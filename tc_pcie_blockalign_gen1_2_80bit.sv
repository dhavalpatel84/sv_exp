==> flow/design.v <==
module tc_pcie_block_align_gen1_2_80bit
(
input          rxclk_i,
input          reset_n_i, 
input  [79:0]  rxdata_pma_i,
input          blockalign_enable_i,
output [79:0]  aligned_rxdata_o,
output         rxdata_valid_o 
);
logic  [79:0]  rxdata_pma_r;
logic          blockalign_enable_r;
logic  [79:0]  aligned_rxdata_r;
logic          rxdata_valid_r; 
parameter TC_PCIE_COM = 10'h1bc;
logic   [239:0] shifted_rxdata_240bit_c;
logic   [ 79:0] aligned_rxdata_c;
logic           rxdata_valid_c; 
logic   [ 79:0] com_detected_c;
logic   [ 06:0] index_value_c;
logic   [239:0] shifted_rxdata_240bit_r;
logic   [ 79:0] com_detected_r;
logic   [ 06:0] index_value_r;
assign shifted_rxdata_240bit_c = {rxdata_pma_r,shifted_rxdata_240bit_r[239:80]};  
genvar i;
generate              
   for ( i = 0; i < 80 ; i=i+1)
   begin :COM_DETECT
        assign com_detected_c[i] = ( shifted_rxdata_240bit_r[i+80+:10] == TC_PCIE_COM ) ? 1'b1 : 1'b0;
   end :COM_DETECT 
endgenerate                
assign index_value_c = com_detected_r[0] ? 4'd0 :
                       com_detected_r[1] ? 4'd1 :
					   com_detected_r[2] ? 4'd2 :
					   com_detected_r[3] ? 4'd3 :
                       com_detected_r[4] ? 4'd4 :
					   com_detected_r[5] ? 4'd5 :
					   com_detected_r[6] ? 4'd6 :
					   com_detected_r[7] ? 4'd7 :
					   com_detected_r[8] ? 4'd8 :
					   com_detected_r[9] ? 4'd9 : 
					   com_detected_r[10] ? 4'd10 :
                       com_detected_r[11] ? 4'd11 :
					   com_detected_r[12] ? 4'd12 :
					   com_detected_r[13] ? 4'd13 :
                       com_detected_r[14] ? 4'd14 :
					   com_detected_r[15] ? 4'd15 :
					   com_detected_r[16] ? 4'd16 :
					   com_detected_r[17] ? 4'd17 :
					   com_detected_r[18] ? 4'd18 :
					   com_detected_r[19] ? 4'd19 : 
					   com_detected_r[20] ? 4'd20 :
                       com_detected_r[21] ? 4'd21 :
					   com_detected_r[22] ? 4'd22 :
					   com_detected_r[23] ? 4'd23 :
                       com_detected_r[24] ? 4'd24 :
					   com_detected_r[25] ? 4'd25 :
					   com_detected_r[26] ? 4'd26 :
					   com_detected_r[27] ? 4'd27 :
					   com_detected_r[28] ? 4'd28 :
					   com_detected_r[29] ? 4'd29 : 
					   com_detected_r[30] ? 4'd30 :
                       com_detected_r[31] ? 4'd31 :
					   com_detected_r[32] ? 4'd32 :
					   com_detected_r[33] ? 4'd33 :
                       com_detected_r[34] ? 4'd34 :
					   com_detected_r[35] ? 4'd35 :
					   com_detected_r[36] ? 4'd36 :
					   com_detected_r[37] ? 4'd37 :
					   com_detected_r[38] ? 4'd38 :
					   com_detected_r[39] ? 4'd39 :
					   com_detected_r[40] ? 4'd40 :
                       com_detected_r[41] ? 4'd41 :
					   com_detected_r[42] ? 4'd42 :
					   com_detected_r[43] ? 4'd43 :
                       com_detected_r[44] ? 4'd44 :
					   com_detected_r[45] ? 4'd45 :
					   com_detected_r[46] ? 4'd46 :
					   com_detected_r[47] ? 4'd47 :
					   com_detected_r[48] ? 4'd48 :
					   com_detected_r[49] ? 4'd49 : 
					   com_detected_r[50] ? 4'd50 :
                       com_detected_r[51] ? 4'd51 :
					   com_detected_r[52] ? 4'd52 :
					   com_detected_r[53] ? 4'd53 :
                       com_detected_r[54] ? 4'd54 :
					   com_detected_r[55] ? 4'd55 :
					   com_detected_r[56] ? 4'd56 :
					   com_detected_r[57] ? 4'd57 :
					   com_detected_r[58] ? 4'd58 :
					   com_detected_r[59] ? 4'd59 : 
					   com_detected_r[60] ? 4'd60 :
                       com_detected_r[61] ? 4'd61 :
					   com_detected_r[62] ? 4'd62 :
					   com_detected_r[63] ? 4'd63 :
                       com_detected_r[64] ? 4'd64 :
					   com_detected_r[65] ? 4'd65 :
					   com_detected_r[66] ? 4'd66 :
					   com_detected_r[67] ? 4'd67 :
					   com_detected_r[68] ? 4'd68 :
					   com_detected_r[69] ? 4'd69 : 
					   com_detected_r[70] ? 4'd70 :
                       com_detected_r[71] ? 4'd71 :
					   com_detected_r[72] ? 4'd72 :
					   com_detected_r[73] ? 4'd73 :
                       com_detected_r[74] ? 4'd74 :
					   com_detected_r[75] ? 4'd75 :
					   com_detected_r[76] ? 4'd76 :
					   com_detected_r[77] ? 4'd77 :
					   com_detected_r[78] ? 4'd78 :
					   com_detected_r[79] ? 4'd79 :index_value_r ;
assign  rxdata_valid_c = ( (|com_detected_r) & blockalign_enable_r ) ? 1'b1 : rxdata_valid_r;
assign  aligned_rxdata_c = shifted_rxdata_240bit_r[index_value_r+:10];
always @( posedge rxclk_i or negedge reset_n_i )
begin
    if ( ~reset_n_i) 
    begin 
	   rxdata_pma_r            <=  80'b0;
       blockalign_enable_r     <=   1'b0;
       shifted_rxdata_240bit_r <= 240'b0; 	   
	   aligned_rxdata_r        <=  80'b0;
	   rxdata_valid_r          <=   1'b0;
	   com_detected_r          <=   1'b0;
	   index_value_r           <=   7'b0;
    end 
    else 
    begin
	   rxdata_pma_r               <= rxdata_pma_i;
       blockalign_enable_r        <= blockalign_enable_i; 
	   shifted_rxdata_240bit_r    <= shifted_rxdata_240bit_c;
	   aligned_rxdata_r           <= aligned_rxdata_c;
	   rxdata_valid_r             <= rxdata_valid_c;
	   com_detected_r             <= com_detected_c;
	   index_value_r              <= index_value_c;
    end 	
end 
assign aligned_rxdata_o = aligned_rxdata_r;
assign rxdata_valid_o   = rxdata_valid_r;
endmodule : tc_pcie_block_align_gen1_2_80bit
Reports on tc_pcie_block_align_gen1_2_80bit
Tool output for the design above, in the order of the flow.
Line numbers count from 1 in the design file above.
A cell with n/a has no value.
- design top: tc_pcie_block_align_gen1_2_80bit
- clock port: rxclk_i
- standard-cell library: sky130hd
- timing corner: tt_025C_1v80

Word-level counts
Yosys after proc, flatten, opt, wreduce and memory -nomap, before mapping. Memory bits, and registers merged into a memory's read port (data or address), are not among the register bits. Print and check cells are not counted.
- noted latch bits: 0
- register bits at 419
- bits in read-only memories at 0
- noted memories: 0
- clocked read ports x word width at 0
- bits in writable memories at 0
- divide/modulo/power cells: 0
- shift-type cells: 1
- $lt $le $gt $ge at 0
- mux-type cells at 160
- multiply operators at 0
- equal/unequal tests at 80
- noted add/sub/neg operators: 0
- reduce/logical cells at 2
- bitwise gates (word level): 1
- operator list (kind ; number):
    10-bit by 9-bit equality test with 1-bit output (second input constant) ; 80
    7-bit 2-to-1 mux ; 80
    240-bit by 8-bit indexed select with 10-bit output ; 1
    80-bit nonzero test ; 1
    80-bit OR reduction ; 1
    1-bit 2-to-1 mux ; 80
    1-bit bitwise AND ; 1

Longest topological paths
Yosys ltp: most cells in a row. Word level: on the elaborated netlist, between registers, memories and ports. Mapped: between sequential cells and ports; inverters and the memories' decode and read muxes count.
- word-level depth: 80
- ABC_AREA at 0
- mapped depth at 8
- noted depth with buffers taken out: 6

Synthesis result
Source: synth_stat.txt of the flow (Yosys; design flattened, memories mapped). It holds for the ABC_AREA given above (unset counts as 0); a run with the other value may have another netlist.
The area totals of this step are shown rounded.
- cells by type (cell type ; number ; area in all (um^2)):
    sky130_fd_sc_hd__dfrtp_1 ; 361 ; 9.03E+03
    sky130_fd_sc_hd__buf_4 ; 73 ; 548.026
    sky130_fd_sc_hd__nor4_1 ; 61 ; 381.616
    sky130_fd_sc_hd__mux4_2 ; 13 ; 292.781
    sky130_fd_sc_hd__nand2b_1 ; 39 ; 243.984
    sky130_fd_sc_hd__nor2_1 ; 59 ; 221.462
    sky130_fd_sc_hd__nand4b_1 ; 25 ; 218.96
    sky130_fd_sc_hd__mux2i_1 ; 19 ; 190.182
    sky130_fd_sc_hd__nand3b_1 ; 24 ; 180.173
    sky130_fd_sc_hd__nand2_1 ; 45 ; 168.912
    sky130_fd_sc_hd__nor3_1 ; 28 ; 140.134
    sky130_fd_sc_hd__nand4bb_1 ; 8 ; 90.086
    sky130_fd_sc_hd__nor2b_1 ; 13 ; 81.328
    sky130_fd_sc_hd__a21oi_1 ; 15 ; 75.072
    sky130_fd_sc_hd__nand3_1 ; 15 ; 75.072
    sky130_fd_sc_hd__or4_1 ; 10 ; 75.072
    sky130_fd_sc_hd__nor4bb_1 ; 7 ; 70.067
    sky130_fd_sc_hd__or4b_2 ; 7 ; 70.067
Other cell types: 37; their cells: 121.
- noted cells in the netlist: 943
- area of sequential cells at 0.009 mm^2
- flip-flops at 361
- mapped area: 0.013 mm^2

Path before layout
OpenSTA on the mapped netlist: ideal clock, no wires. The path of least setup slack (recovery checks aside). Input and output delay are each 20% of the period. Register names are those of the netlist, which keeps one name where synthesis merged equal registers.
- path type: reg-to-reg
- start point: register com_detected_r[68]
- end point: register index_value_r[2]
- noted arrival time: 1553 ps
- noted delay of the path: 1676 ps
- driving pins on the path at 7
- setup slack at 314 ps
- library setup time: 123 ps
- clock period at 1990 ps
- data required time at 1867 ps
- synthesis period reached at 1676 ps
"delay of the path" = arrival - input delay + setup time.
"driving pins on the path": output pins that drive a net of the path, with the launching flip-flop's if there is one; two outputs of one cell count as two.
"synthesis period reached" is the clock period less the worst setup slack; recovery checks do not enter. This is arithmetic on one report: input and output delays are still those of the set period (20% each).
Between the ends stands the longest chain of elaborated cells between them, by number of cells; it is not shown to be the way that was timed. Of several equally long chains one is given.
Each line given opens the expression or statement behind the cell; cells for indexed reads and writes are added by Yosys, which also makes memories of some case tables.
- cells stage by stage: sky130_fd_sc_hd__dfrtp_1 sky130_fd_sc_hd__or4_1 sky130_fd_sc_hd__o21ai_1 sky130_fd_sc_hd__a31oi_1 sky130_fd_sc_hd__o21ai_1 sky130_fd_sc_hd__a31oi_1 sky130_fd_sc_hd__o221a_1
- cells in the longest elaborated chain at 69
- RTL lines, path after synthesis (item ; line ; source):
    start, declared ; 21 ; logic   [ 79:0] com_detected_r;
    start, assigned ; 122 ; com_detected_r <= 1'b0;
    start, assigned ; 132 ; com_detected_r <= com_detected_c;
    7-bit 2-to-1 mux ; 99 ; com_detected_r[68] ? 4'd68 :
    7-bit 2-to-1 mux ; 98 ; com_detected_r[67] ? 4'd67 :
    7-bit 2-to-1 mux ; 97 ; com_detected_r[66] ? 4'd66 :
    7-bit 2-to-1 mux ; 96 ; com_detected_r[65] ? 4'd65 :
    7-bit 2-to-1 mux ; 95 ; com_detected_r[64] ? 4'd64 :
    7-bit 2-to-1 mux ; 94 ; com_detected_r[63] ? 4'd63 :
    7-bit 2-to-1 mux ; 93 ; com_detected_r[62] ? 4'd62 :
    (+55 left out) ; n/a ;
    7-bit 2-to-1 mux ; 37 ; com_detected_r[6] ? 4'd6 :
    7-bit 2-to-1 mux ; 36 ; com_detected_r[5] ? 4'd5 :
    7-bit 2-to-1 mux ; 35 ; com_detected_r[4] ? 4'd4 :
    7-bit 2-to-1 mux ; 34 ; com_detected_r[3] ? 4'd3 :
    7-bit 2-to-1 mux ; 33 ; com_detected_r[2] ? 4'd2 :
    7-bit 2-to-1 mux ; 32 ; com_detected_r[1] ? 4'd1 :
    7-bit 2-to-1 mux ; 31 ; assign index_value_c = com_detected_r[0] ? 4'd0 :
    end, assigned ; 123 ; index_value_r <= 7'b0;
    end, assigned ; 133 ; index_value_r <= index_value_c;
    end, declared ; 22 ; logic   [ 06:0] index_value_r;

Worst path after layout
Path of least setup slack in the final report of job 1 (OpenROAD, finished layout, wires in). Where an end is a register, its clock arrival counts in the times.
The path's times are printed in steps of 10 ps; the period is the one set.
- path type: reg-to-reg
- start point: register com_detected_r[49]
- end point: register index_value_r[3]
- setup slack at -340 ps
- noted arrival time: 2200 ps
- library setup time: 110 ps
- driving pins on the path at 6
- clock period at 1470 ps
- data required time at 1870 ps
Between the ends stands the longest chain of elaborated cells between them, by number of cells; it is not shown to be the way that was timed. Of several equally long chains one is given.
- cells stage by stage: sky130_fd_sc_hd__dfrtp_1 sky130_fd_sc_hd__nor4_4 sky130_fd_sc_hd__nand3_1 sky130_fd_sc_hd__nor4_2 sky130_fd_sc_hd__nand4_1 sky130_fd_sc_hd__o221a_1
- cells in the longest elaborated chain at 50
- RTL lines, path after layout (item ; line ; source):
    start, declared ; 21 ; logic   [ 79:0] com_detected_r;
    start, assigned ; 122 ; com_detected_r <= 1'b0;
    start, assigned ; 132 ; com_detected_r <= com_detected_c;
    7-bit 2-to-1 mux ; 80 ; com_detected_r[49] ? 4'd49 :
    7-bit 2-to-1 mux ; 79 ; com_detected_r[48] ? 4'd48 :
    7-bit 2-to-1 mux ; 78 ; com_detected_r[47] ? 4'd47 :
    7-bit 2-to-1 mux ; 77 ; com_detected_r[46] ? 4'd46 :
    7-bit 2-to-1 mux ; 76 ; com_detected_r[45] ? 4'd45 :
    7-bit 2-to-1 mux ; 75 ; com_detected_r[44] ? 4'd44 :
    7-bit 2-to-1 mux ; 74 ; com_detected_r[43] ? 4'd43 :
    (+36 left out) ; n/a ;
    7-bit 2-to-1 mux ; 37 ; com_detected_r[6] ? 4'd6 :
    7-bit 2-to-1 mux ; 36 ; com_detected_r[5] ? 4'd5 :
    7-bit 2-to-1 mux ; 35 ; com_detected_r[4] ? 4'd4 :
    7-bit 2-to-1 mux ; 34 ; com_detected_r[3] ? 4'd3 :
    7-bit 2-to-1 mux ; 33 ; com_detected_r[2] ? 4'd2 :
    7-bit 2-to-1 mux ; 32 ; com_detected_r[1] ? 4'd1 :
    7-bit 2-to-1 mux ; 31 ; assign index_value_c = com_detected_r[0] ? 4'd0 :
    end, assigned ; 123 ; index_value_r <= 7'b0;
    end, assigned ; 133 ; index_value_r <= index_value_c;
    end, declared ; 22 ; logic   [ 06:0] index_value_r;

Ticket comment

Settings and measured results of 2 stored flow runs for module tc_pcie_block_align_gen1_2_80bit (sky130hd), not sorted in any way. The constraints put input and output delay at 20% of the set period each and load the outputs with 0.01 pF.
Results are given in rounded form.

Job 1

==> flow/run.sh <==
#!/bin/bash
# the make line also repeats the synthesis and layout settings of config.mk as NAME=value (left out here)
make -C /OpenROAD-flow-scripts/flow DESIGN_CONFIG=/design/flow/config.mk WORK_HOME=/design/flow/orfs CLKGATE_MAP_FILE= finish
==> flow/config.mk <==
export PLATFORM = sky130hd
export DESIGN_NAME = tc_pcie_block_align_gen1_2_80bit
export DESIGN_NICKNAME = tc_pcie_block_align_gen1_2_80bit
export VERILOG_FILES = /design/flow/design.v
export SDC_FILE = /design/flow/constraint.sdc
export NUM_CORES = 4
export LEC_CHECK = 0
export CAP_MARGIN = 20
export CORE_MARGIN = 2
export CORE_UTILIZATION = 40
export SLEW_MARGIN = 20
==> flow/constraint.sdc <==
create_clock -name core_clock -period 1.47 [get_ports {rxclk_i}]
set_input_delay 0.2940 -clock core_clock [delete_from_list [all_inputs] [get_ports {rxclk_i}]]
set_output_delay 0.2940 -clock core_clock [all_outputs]
set_load 0.01 [all_outputs]

Measured in job 1:
- Yosys chip area after synthesis at 0.013 mm^2
- sum of negative setup slack: -3800 ps
- setup slack of the critical path: -340 ps
- die outline area: 0.034 mm^2
- std-cell area (final layout) at 0.017 mm^2

Job 2

==> flow/run.sh <==
#!/bin/bash
# the make line also repeats the synthesis and layout settings of config.mk as NAME=value (left out here)
make -C /OpenROAD-flow-scripts/flow DESIGN_CONFIG=/design/flow/config.mk WORK_HOME=/design/flow/orfs CLKGATE_MAP_FILE= finish
==> flow/config.mk <==
export PLATFORM = sky130hd
export DESIGN_NAME = tc_pcie_block_align_gen1_2_80bit
export DESIGN_NICKNAME = tc_pcie_block_align_gen1_2_80bit
export VERILOG_FILES = /design/flow/design.v
export SDC_FILE = /design/flow/constraint.sdc
export NUM_CORES = 4
export LEC_CHECK = 0
export ABC_AREA = 1
export CAP_MARGIN = 20
export CORE_ASPECT_RATIO = 0.99
export CORE_MARGIN = 2
export CORE_UTILIZATION = 29
export CTS_CLUSTER_DIAMETER = 123
export GPL_ROUTABILITY_DRIVEN = 0
export PLACE_DENSITY_LB_ADDON = 0.27
export SLEW_MARGIN = 20
==> flow/constraint.sdc <==
create_clock -name core_clock -period 1.4 [get_ports {rxclk_i}]
set_input_delay 0.2800 -clock core_clock [delete_from_list [all_inputs] [get_ports {rxclk_i}]]
set_output_delay 0.2800 -clock core_clock [all_outputs]
set_load 0.01 [all_outputs]

Measured in job 2:
- Yosys chip area after synthesis at 0.013 mm^2
- sum of negative setup slack: -6500 ps
- setup slack of the critical path: -2800 ps
- die outline area: 0.048 mm^2
- std-cell area (final layout) at 0.017 mm^2
