==> flow/design.v <==
module tc_pcie_block_align_gen3_4_5
(
input         rxclk_i,
input         reset_n_i,
input  [9:0]  rxdata_pma_i,
input         blockalign_enable_i,
input  [2:0]  rate_i,
output [9:0]  aligned_rxdata_o,
output        rxdata_valid_o 
);
logic  [9:0]  rxdata_pma_r;
logic         blockalign_enable_r;
logic  [9:0]  aligned_rxdata_r;
logic         rxdata_valid_r; 
logic  [2:0]  rate_r;
parameter TC_PCIE_EIEOS_GEN3 = 16'hFF_00;
parameter TC_PCIE_EIEOS_GEN4 = 32'hFFFF_0000;        
parameter TC_PCIE_EIEOS_GEN5 = 64'hFFFFFFFF_00000000;  
logic   [39:0] shifted_rxdata_40bit_c;
logic   [59:0] shifted_rxdata_60bit_c;
logic   [89:0] shifted_rxdata_90bit_c;
logic   [09:0] aligned_rxdata_c;
logic          rxdata_valid_c; 
logic   [09:0] eieos_detected_c;
logic   [03:0] index_value_c;
logic   [39:0] shifted_rxdata_40bit_r;
logic   [59:0] shifted_rxdata_60bit_r;
logic   [89:0] shifted_rxdata_90bit_r;
logic   [09:0] eieos_detected_r;
logic   [03:0] index_value_r;
assign shifted_rxdata_40bit_c = {rxdata_pma_r,shifted_rxdata_40bit_r[39:10]};  
assign shifted_rxdata_60bit_c = {rxdata_pma_r,shifted_rxdata_60bit_r[49:10]};  
assign shifted_rxdata_90bit_c = {rxdata_pma_r,shifted_rxdata_90bit_r[79:10]};  
genvar i; 
generate 
   for ( i = 0; i < 10 ; i++ )
   begin :EIEOS_DETECT
        assign eieos_detected_c[i] = ( ( shifted_rxdata_40bit_r[i+10 +:16] == TC_PCIE_EIEOS_GEN3 ) && ( rate_r == 3'd2 )) ? 1'b1 : 
		                             ( ( shifted_rxdata_60bit_r[i+10 +:32] == TC_PCIE_EIEOS_GEN4 ) && ( rate_r == 3'd3 )) ? 1'b1 : 
									 ( ( shifted_rxdata_90bit_r[i+10 +:64] == TC_PCIE_EIEOS_GEN5 ) && ( rate_r == 3'd4 )) ? 1'b1 :1'b0;
   end :EIEOS_DETECT 
endgenerate                 
assign index_value_c = eieos_detected_r[0] ? 4'd0 :
                       eieos_detected_r[1] ? 4'd1 :
					   eieos_detected_r[2] ? 4'd2 :
					   eieos_detected_r[3] ? 4'd3 :
                       eieos_detected_r[4] ? 4'd4 :
					   eieos_detected_r[5] ? 4'd5 :
					   eieos_detected_r[6] ? 4'd6 :
					   eieos_detected_r[7] ? 4'd7 :
					   eieos_detected_r[8] ? 4'd8 :
					   eieos_detected_r[9] ? 4'd9 : index_value_r ;
assign  rxdata_valid_c = ( (|eieos_detected_r) & blockalign_enable_r ) ? 1'b1 : rxdata_valid_r;
assign  aligned_rxdata_c = shifted_rxdata_40bit_r[index_value_r+:10];
always @( posedge rxclk_i or negedge reset_n_i )
begin
    if ( ~reset_n_i) 
    begin 
	   rxdata_pma_r           <= 10'b0;
       blockalign_enable_r    <= 1'b0;
       shifted_rxdata_40bit_r <= 40'b0; 	   
	   shifted_rxdata_60bit_r <= 60'b0; 	   
	   shifted_rxdata_90bit_r <= 90'b0; 	   
	   aligned_rxdata_r       <= 10'b0;
	   rxdata_valid_r         <= 1'b0;
	   eieos_detected_r       <= 1'b0;
	   index_value_r          <= 4'b0;
	   rate_r                 <= 3'b0;
    end 
    else 
    begin
	   rxdata_pma_r           <= rxdata_pma_i;
       blockalign_enable_r    <= blockalign_enable_i; 
	   shifted_rxdata_40bit_r <= shifted_rxdata_40bit_c;
	   shifted_rxdata_60bit_r <= shifted_rxdata_60bit_c;
	   shifted_rxdata_90bit_r <= shifted_rxdata_90bit_c;
	   aligned_rxdata_r       <= aligned_rxdata_c;
	   rxdata_valid_r         <= rxdata_valid_c;
	   eieos_detected_r       <= eieos_detected_c;
	   index_value_r          <= index_value_c;
	   rate_r                 <= rate_i;
    end 	
end 
assign aligned_rxdata_o = aligned_rxdata_r;
assign rxdata_valid_o   = rxdata_valid_r;
endmodule : tc_pcie_block_align_gen3_4_5
### From RTL to reports: tc_pcie_block_align_gen3_4_5

What the tools print for tc_pcie_block_align_gen3_4_5, step after step.
Lines are those of the file above, counted from 1.
Cell names lack the library's common part.
Not given: -

| inputs | value |
|---|---|
| top | tc_pcie_block_align_gen3_4_5 |
| clock input | rxclk_i |
| standard-cell library | sky130hd |
| timing corner | tt_025C_1v80 |

### After elaboration

Yosys after proc, flatten, opt, wreduce and memory -nomap, before mapping. Memory bits, and registers merged into a memory's read port (data or address), are not among the register bits. Print and check cells are not counted.

| bit counts | value |
|---|---|
| flip-flop bits (word level) | 209 |
| input port bits | 16 |
| output and inout bits | 11 |
| word-level cells | 105 |

| operators by class | value |
|---|---|
| shifts and indexed selects | 1 |
| bitwise gates (word level) | 1 |
| eq/ne operators | 29 |
| reduce/logical cells | 28 |
| muxes and demuxes | 36 |

Operators with widths:

| kind | count |
|---|---|
| == test 64 bit (second input constant) | 7 |
| == test 32 bit (second input constant) | 9 |
| == test 16 bit (second input constant) | 10 |
| indexed select 40 x 5 -> 10 bit | 1 |
| 2-to-1 mux 4 bit | 10 |
| logical AND 1 bit | 26 |
| 2-to-1 mux 1 bit | 26 |
| nonzero test 10 bit | 1 |
| OR reduction 10 bit | 1 |
| == test 3 x 2 -> 1 bit (second input constant) | 2 |
| == test 3 bit (second input constant) | 1 |
| bitwise AND 1 bit | 1 |

### Depth

Depth = most cells in a row (Yosys ltp): at word level without a register or memory, in the mapped netlist without a sequential cell, where the memories' decode and read muxes count.

| depth | value |
|---|---|
| word-level depth | 10 |
| ABC_AREA | 0 |
| gate-level depth with buffers | 7 |
| gate-level depth less buffers | 5 |

### After synthesis

The flow's flattened synthesis, as Yosys stat reports it; memories are mapped. The netlist is that of the ABC_AREA named above (0 if unset); the other value can give another one.
Totals and module areas in this step are rounded.

| mapped netlist | value |
|---|---|
| mapped area | 4,503 um^2 |
| flip-flops | 109 |
| sequential part of the area | 2,728 um^2 |
| cell count | 356 |

Cell types:

| type | count |
|---|---|
| dfrtp_1 | 109 |
| mux2i_1 | 23 |
| mux4_2 | 10 |
| nor2_1 | 31 |
| nand2_1 | 22 |
| nor4_1 | 12 |
| mux2_2 | 5 |
| nand4_1 | 9 |
| a21oi_1 | 11 |
| nand3_1 | 10 |
| nor3_1 | 10 |
| and4_1 | 5 |
| nor4b_1 | 5 |
| and2_1 | 6 |
| nor2b_1 | 6 |
| and3_1 | 5 |
| nor4b_2 | 2 |
| a211o_1 | 3 |

Not listed: further types 40, cells in them 72.

### Path before layout

OpenSTA on the mapped netlist: ideal clock, no wires. The path of least setup slack (recovery checks aside). Input and output delay are each 20% of the period. Register names are those of the netlist, which keeps one name where synthesis merged equal registers.

| path after synthesis | value |
|---|---|
| path type | reg2reg |
| start | register index_value_r[0] |
| end | register aligned_rxdata_r[2] |
| delay of the path | 1.694 ns |
| setup slack | 0.217 ns |
| data required time | 1.768 ns |
| stages | 6 |
| data arrival time | 1.552 ns |
| path buffers | 1 |
| setup time | 0.142 ns |
| clock period | 1.91 ns |
| period reached after synthesis | 1.693 ns |

"delay of the path" is the arrival time less input delay plus setup time.
"stages" counts driving pins, that of a launching flip-flop among them; a cell with two outputs on the path counts twice.
"period reached after synthesis" = period - worst setup slack (recovery checks aside). The figure is calculated, with input and output delays left at 20% of the set period.
Between the ends stands the longest chain of elaborated cells between them, by number of cells; it is not shown to be the way that was timed. Of several equally long chains one is given.
Each line given opens the expression or statement behind the cell; cells for indexed reads and writes are added by Yosys, which also makes memories of some case tables.

| on the way, after synthesis | value |
|---|---|
| cell sequence | dfrtp_1 -> buf_4 -> mux2_2 -> mux4_2 -> nor2_1 -> a21oi_1 |
| cells in the longest elaborated chain | 1 |

RTL lines, path after synthesis:

| item | line | text |
|---|---|---|
| start: declaration | 30 | `logic   [03:0] index_value_r;` |
| start: assignment | 67 | `index_value_r <= 4'b0;` |
| start: assignment | 80 | `index_value_r <= index_value_c;` |
| indexed select 40 x 5 -> 10 bit | 54 | `assign  aligned_rxdata_c = shifted_rxdata_40bit_r[index_value_r+:10];` |
| end: assignment | 64 | `aligned_rxdata_r <= 10'b0;` |
| end: assignment | 77 | `aligned_rxdata_r <= aligned_rxdata_c;` |
| end: declaration | 13 | `logic  [9:0]  aligned_rxdata_r;` |

### Worst path after layout

From the final timing report of record 1: the path of least setup slack in the routed layout; clock arrival at registers is part of the times.

| path post-layout | value |
|---|---|
| path type | reg2reg |
| start | register shifted_rxdata_40bit_r[18] |
| end | register eieos_detected_r[6] |
| setup time | 0.07 ns |
| stages | 6 |
| setup slack | -0.77 ns |
| clock period | 1.24 ns |
| data required time | 1.52 ns |
| path buffers | 0 |
| data arrival time | 2.29 ns |

Between the ends stands the longest chain of elaborated cells between them, by number of cells; it is not shown to be the way that was timed. Of several equally long chains one is given.

| on the way, post-layout | value |
|---|---|
| cell sequence | dfrtp_2 -> or4_4 -> nor3_4 -> nand4_1 -> nor4_4 -> a211o_1 |
| cells in the longest elaborated chain | 3 |

RTL lines, path post-layout:

| item | line | text |
|---|---|---|
| start: declaration | 26 | `logic   [39:0] shifted_rxdata_40bit_r;` |
| start: assignment | 61 | `shifted_rxdata_40bit_r <= 40'b0;` |
| start: assignment | 74 | `shifted_rxdata_40bit_r <= shifted_rxdata_40bit_c;` |
| == test 16 bit | 38 | `assign eieos_detected_c[i] = ( ( shifted_rxdata_40bit_r[i+10 +:16] == TC_PCIE_EIEOS_GEN3 ) && ( rate_r == 3'd2 ...` |
| logical AND 1 bit | 38 |  |
| 2-to-1 mux 1 bit | 38 |  |
| end: assignment | 66 | `eieos_detected_r <= 1'b0;` |
| end: assignment | 79 | `eieos_detected_r <= eieos_detected_c;` |
| end: declaration | 29 | `logic   [09:0] eieos_detected_r;` |

Appendix: measured runs

2 stored runs of tc_pcie_block_align_gen3_4_5 in the flow (synthesis by Yosys, layout by OpenROAD, sky130hd cells), in arbitrary order. Constraints: input delay and output delay 20% of the set period each, output load 0.01 pF.
"period achieved": clock period set for the run, less the worst setup slack. It is reckoned from that one timing run; input and output delays stay at 20% of the period that was set.
"worst setup path time" is the time allowed to the run's worst setup path (the clock period less input and output delay, where it has them) less its slack. Clock arrival times count: a late capture clock shortens it, a late launch clock lengthens it.
"total power of the final layout" rests on the timing tool's default activity at the inputs, not on a simulated workload.
The measured numbers are rounded.

#### Record 1

| setting | value |
|---|---|
| period_ns | `1.24` |
| CORE_UTILIZATION | `24` |
| SETUP_SLACK_MARGIN | `0.01` |
| CORE_MARGIN | `2` |
| CELL_PAD_IN_SITES_GLOBAL_PLACEMENT | `3` |
| CELL_PAD_IN_SITES_DETAIL_PLACEMENT | `1` |
| CTS_CLUSTER_SIZE | `12` |
| SLEW_MARGIN | `35` |
| MIN_ROUTING_LAYER | `met2` |
| CAP_MARGIN | `20` |

| result | value |
|---|---|
| total negative slack | -11.36 ns |
| final design utilization | 39.4% |
| cell area after synthesis | 4,503 um^2 |
| lowest setup slack | -0.769 ns |
| worst setup path time | 2.01 ns |
| worst setup path type | reg2reg |
| total power of the final layout | 7,595 uW |
| period achieved | 2.009 ns |
| standard-cell area after layout | 7,315 um^2 |
| final worst hold slack | 0.322 ns |
| area of the die | 19,870 um^2 |

#### Record 2

| setting | value |
|---|---|
| period_ns | `2.83` |
| CORE_UTILIZATION | `57` |
| SETUP_SLACK_MARGIN | `0.46` |
| PLACE_DENSITY | `0.73` |
| CORE_MARGIN | `6` |
| CELL_PAD_IN_SITES_GLOBAL_PLACEMENT | `1` |
| CELL_PAD_IN_SITES_DETAIL_PLACEMENT | `2` |
| ABC_AREA | `1` |
| CTS_CLUSTER_SIZE | `79` |
| CAP_MARGIN | `40` |
| SLEW_MARGIN | `20` |

No final report: placement broke off with DPL-0033.
