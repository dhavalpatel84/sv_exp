==> flow/design.v <==
module tc_pcie_80bit_converter 
(
input  logic        reset_n_i,
input  logic        rxclk_i,     
input  logic [ 1:0] rxwidth_i,  
input  logic [79:0] rxdata_i,    
output logic [79:0] rxdata_o,    
output logic        rxclk_o,     
 );
logic [79:0] rxdata_c ;
logic        rxclk_c  ;
logic [ 2:0] rxclk_count_c;
logic [79:0] rxdata_r ;
logic [ 2:0] rxclk_count_r;
logic [ 1:0] rxwidth_r;
logic [79:0] rxdata_in_r;  
assign rxdata_c = ( rxwidth_r   == 2'd0 ) ? {rxdata_in_r[09:0],rxdata_r[79:09]} :  
                  ( rxwidth_r   == 2'd1 ) ? {rxdata_in_r[19:0],rxdata_r[79:19]} :  
                  ( rxwidth_r   == 2'd2 ) ? {rxdata_in_r[39:0],rxdata_r[79:39]} :  
                                                           {rxdata_in_r[79:00]} ;  
assign rxclk_count_c = ( rxwidth_r == 2'd0 )  ? ( ( rxclk_count_r == 3'd7 ) ? 3'd0 : rxclk_count_r + 1'd1 ) :   
                       ( rxwidth_r == 2'd1 )  ? ( ( rxclk_count_r == 3'd3 ) ? 3'd0 : rxclk_count_r + 1'd1 ) :   
					   ( rxwidth_r == 2'd2 )  ? ( ( rxclk_count_r == 3'd1 ) ? 3'd0 : rxclk_count_r + 1'd1 ) :   
					                                                                                   3'd0 ;   
assign rxclk_c  = ( rxclk_count_r == 'd0 ) ? ~rxclk_r : rxclk_r;    														   
 always @(posedge rxclk_i or negedge reset_n_i)
 begin
    if ( ~reset_n_i)
	begin
	   rxdata_r      <= 80'd0;
	   rxclk_r       <=  1'b0;
	   rxclk_count_r <=  3'd0;
	   rxwidth_r     <=  2'd0;
	   rxdata_in_r   <= 80'd0;
	end 
	else 
	begin
	   rxdata_r      <= rxdata_c;
	   rxclk_r       <= rxclk_c ;
	   rxclk_count_r <= rxclk_count_c;
	   rxwidth_r     <= rxwidth_i;
	   rxdata_in_r   <= rxdata_i;
	end 
 end 
assign rxdata_o = rxdata_r ;  
assign rxclk_o  = rxclk_r  ;  
endmodule :tc_pcie_80bit_converter
# From RTL to reports: tc_pcie_80bit_converter
# What the tools print for tc_pcie_80bit_converter, step after step.
# Line numbers count from 1 in the design file above.
# Operators carry their Yosys type and port widths (W data, S select, Z words).
# Cell names lack the library's common part.
# The mark -- stands for no value.
dict set report design {
  top {tc_pcie_80bit_converter}
  clock_port {rxclk_i}
  cell_library {sky130hd}
  lib_corner {tt_025C_1v80}
}

# Elaborated design
# Source: Yosys, flattened and elaborated, memories not mapped. Widths are those after wreduce; folded enables and synchronous resets count as part of the registers. Registers that Yosys merges into a memory's read port (data or address) are not register bits. Print and check cells do not count. Equal cells are merged and count once.
dict set report word_totals {
  regBits 166
  output_inout_bits 81
  elab_cells 23
}
dict set report op_classes {
  add_sub_neg 1
  eq_ne 5
  mux 9
  n_logic 1
  reduce_logical 2
}
# cell n
set ops {}
lappend ops {{$mux W80} 3}
lappend ops {{$mux W3} 6}
lappend ops {{$add A3 B1 Y3 const B} 1}
lappend ops {{$eq A3 B1 Y1 const B} 1}
lappend ops {{$eq A3 B2 Y1 const B} 1}
lappend ops {{$eq A3 B3 Y1 const B} 1}
lappend ops {{$logic_not A3 Y1} 1}
lappend ops {{$eq A2 B1 Y1 const B} 1}
lappend ops {{$eq A2 B2 Y1 const B} 1}
lappend ops {{$logic_not A2 Y1} 1}
lappend ops {{$not A1 Y1} 1}

# Longest topological paths
# Longest topological path by Yosys (ltp), each cell counted once; first at word level (registers and memories cut), then after technology mapping (sequential cells cut; the memories' decode and read muxes count).
dict set report depth {
  ltp_word 5
  ABC_AREA 0
  depth_mapped 5
  ltp_nobuf 5
}

# Mapped cells and area
# Yosys stat after the flow's synthesis: flattened, memories mapped to cells. It holds for the ABC_AREA given above (unset counts as 0); a run with the other value may have another netlist.
# Totals and module areas in this step are rounded.
dict set report synth_totals {
  cells 291
  mapped_area_um2 6300
  seqArea_um2 4200
  ffs 166
}
# cell n
set by_type {}
lappend by_type {dfrtp_1 166}
lappend by_type {mux4_2 80}
lappend by_type {ha_1 5}
lappend by_type {buf_12 3}
lappend by_type {buf_2 10}
lappend by_type {buf_4 6}
lappend by_type {inv_1 4}
lappend by_type {nand2_1 4}
lappend by_type {buf_6 1}
lappend by_type {mux2_2 1}
lappend by_type {a21oi_1 2}
lappend by_type {a221oi_1 1}
lappend by_type {a311oi_1 1}
lappend by_type {o32ai_1 1}
lappend by_type {xnor2_1 1}
lappend by_type {a21o_1 1}
lappend by_type {a22oi_1 1}
lappend by_type {nor2_1 2}
lappend by_type {nand2b_1 1}

# Worst setup path after synthesis
# OpenSTA on the mapped netlist: ideal clock, no wires. The path of least setup slack (recovery checks aside). Input and output delay are each 20% of the period. Register names are those of the netlist, which keeps one name where synthesis merged equal registers.
dict set report synth_path {
  path_type {flip-flop to flip-flop}
  from {register rxwidth_r[0]}
  to {register rxdata_r[26]}
  period_ps 2240
  setup_ps 138
  arrival_time_ps 1232
  required_ps 2102
  path_slack_ps 870
  delay_ps 1370
  path_stages 4
  n_path_buf 2
  period_less_setup_slack_ps 1370
}
# "delay_ps" = arrival - input delay + setup time.
# "path_stages": output pins that drive a net of the path, with the launching flip-flop's if there is one; two outputs of one cell count as two.
# "period_less_setup_slack_ps" is the clock period less the worst setup slack; recovery checks do not enter. This is arithmetic on one report: input and output delays are still those of the set period (20% each).
# Between the ends stands the longest chain of elaborated cells between them, by number of cells; it is not shown to be the way that was timed. Of several equally long chains one is given.
# Each line given opens the expression or statement behind the cell; cells for indexed reads and writes are added by Yosys, which also makes memories of some case tables.
dict set report synth_via {
  cell_sequence {dfrtp_1 > buf_6 > buf_2 > mux4_2}
  elab_chain_cells 4
}
# element line_no
set synth_rtl {}
lappend synth_rtl {{from (decl)} 15} ;# logic [ 1:0] rxwidth_r;
lappend synth_rtl {{from (assign)} 33} ;# rxwidth_r <= 2'd0;
lappend synth_rtl {{from (assign)} 41} ;# rxwidth_r <= rxwidth_i;
lappend synth_rtl {{$eq A2 B2 Y1} 19} ;# ( rxwidth_r   == 2'd2 ) ? {rxdata_in_r[39:0],rxdata_r[79:39]} :
lappend synth_rtl {{$mux W80} 19}
lappend synth_rtl {{$mux W80} 18} ;# ( rxwidth_r   == 2'd1 ) ? {rxdata_in_r[19:0],rxdata_r[79:19]} :
lappend synth_rtl {{$mux W80} 17} ;# assign rxdata_c = ( rxwidth_r   == 2'd0 ) ? {rxdata_in_r[09:0],rxdata_r[79:09]} :
lappend synth_rtl {{to (assign)} 30} ;# rxdata_r <= 80'd0;
lappend synth_rtl {{to (assign)} 38} ;# rxdata_r <= rxdata_c;
lappend synth_rtl {{to (decl)} 13} ;# logic [79:0] rxdata_r ;

# Path in the finished layout
# Path of least setup slack in the final report of run 1 (OpenROAD, finished layout, wires in). Where an end is a register, its clock arrival counts in the times.
# The report prints the path's times to 10 ps; the period is as set.
dict set report layout_path {
  path_type {flip-flop to output port}
  from {register rxdata_r[54]}
  to {output port rxdata_o[54]}
  period_ps 3070
  out_delay_ps 610
  arrival_time_ps 1460
  required_ps 2460
  path_slack_ps 990
  path_stages 2
  n_path_buf 1
}
dict set report layout_via {
  cell_sequence {dfrtp_1 > clkdlybuf4s50_1}
  elab_chain_cells 0
}
# element line_no
set layout_rtl {}
lappend layout_rtl {{from (decl)} 13} ;# logic [79:0] rxdata_r ;
lappend layout_rtl {{from (assign)} 30} ;# rxdata_r <= 80'd0;
lappend layout_rtl {{from (assign)} 38} ;# rxdata_r <= rxdata_c;
lappend layout_rtl {{to (decl)} 7} ;# output logic [79:0] rxdata_o,

; Top module tc_pcie_80bit_converter; platform sky130hd; tools Yosys and OpenROAD; 2 stored runs in no particular order. Input and output delays are each 20% of the period that was set; the output load is 0.01 pF.
; By "achieved_period_ps" is meant the clock period of the run minus its worst setup slack. This is arithmetic on one report: input and output delays are still those of the set period (20% each).
; "worstPathTime_ps" is the time allowed to the run's worst setup path (the clock period less input and output delay, where it has them) less its slack. Clock arrival times count: a late capture clock shortens it, a late launch clock lengthens it.
; "power_total_mw": no workload was simulated; the value follows from the tool's default switching activity.
; "worstPathTime_ps" is known to 10 ps.
; Values from the reports are rounded here.

[run 1: settings]
period_ns = 3.07
CORE_UTILIZATION = 34
SETUP_SLACK_MARGIN = 0.89
PLACE_DENSITY = 0.56
CELL_PAD_IN_SITES_GLOBAL_PLACEMENT = 0
TNS_END_PERCENT = 25
CTS_CLUSTER_DIAMETER = 382
MAX_ROUTING_LAYER = met4
CAP_MARGIN = 20
CORE_MARGIN = 2
SLEW_MARGIN = 20
[run 1: results]
worstPathTime_ps = 1460
timing.worst_path_kind = flip-flop to output port
dieArea_um2 = 20000
setup_tns_ps = 0
layout_utilization_pct = 48
timing.setup.ws_ps = 990
stdcell_area_um2 = 8700
synthArea_um2 = 6300
power_total_mw = 5.7
achieved_period_ps = 2077

[run 2: settings]
period_ns = 0.962
CAP_MARGIN = 20
CORE_MARGIN = 2
CORE_UTILIZATION = 40
SLEW_MARGIN = 20
[run 2: results]
worstPathTime_ps = 1440
timing.worst_path_kind = flip-flop to flip-flop
dieArea_um2 = 17000
setup_tns_ps = -50000
layout_utilization_pct = 64
timing.setup.ws_ps = -480
stdcell_area_um2 = 9800
synthArea_um2 = 6300
power_total_mw = 20
achieved_period_ps = 1438
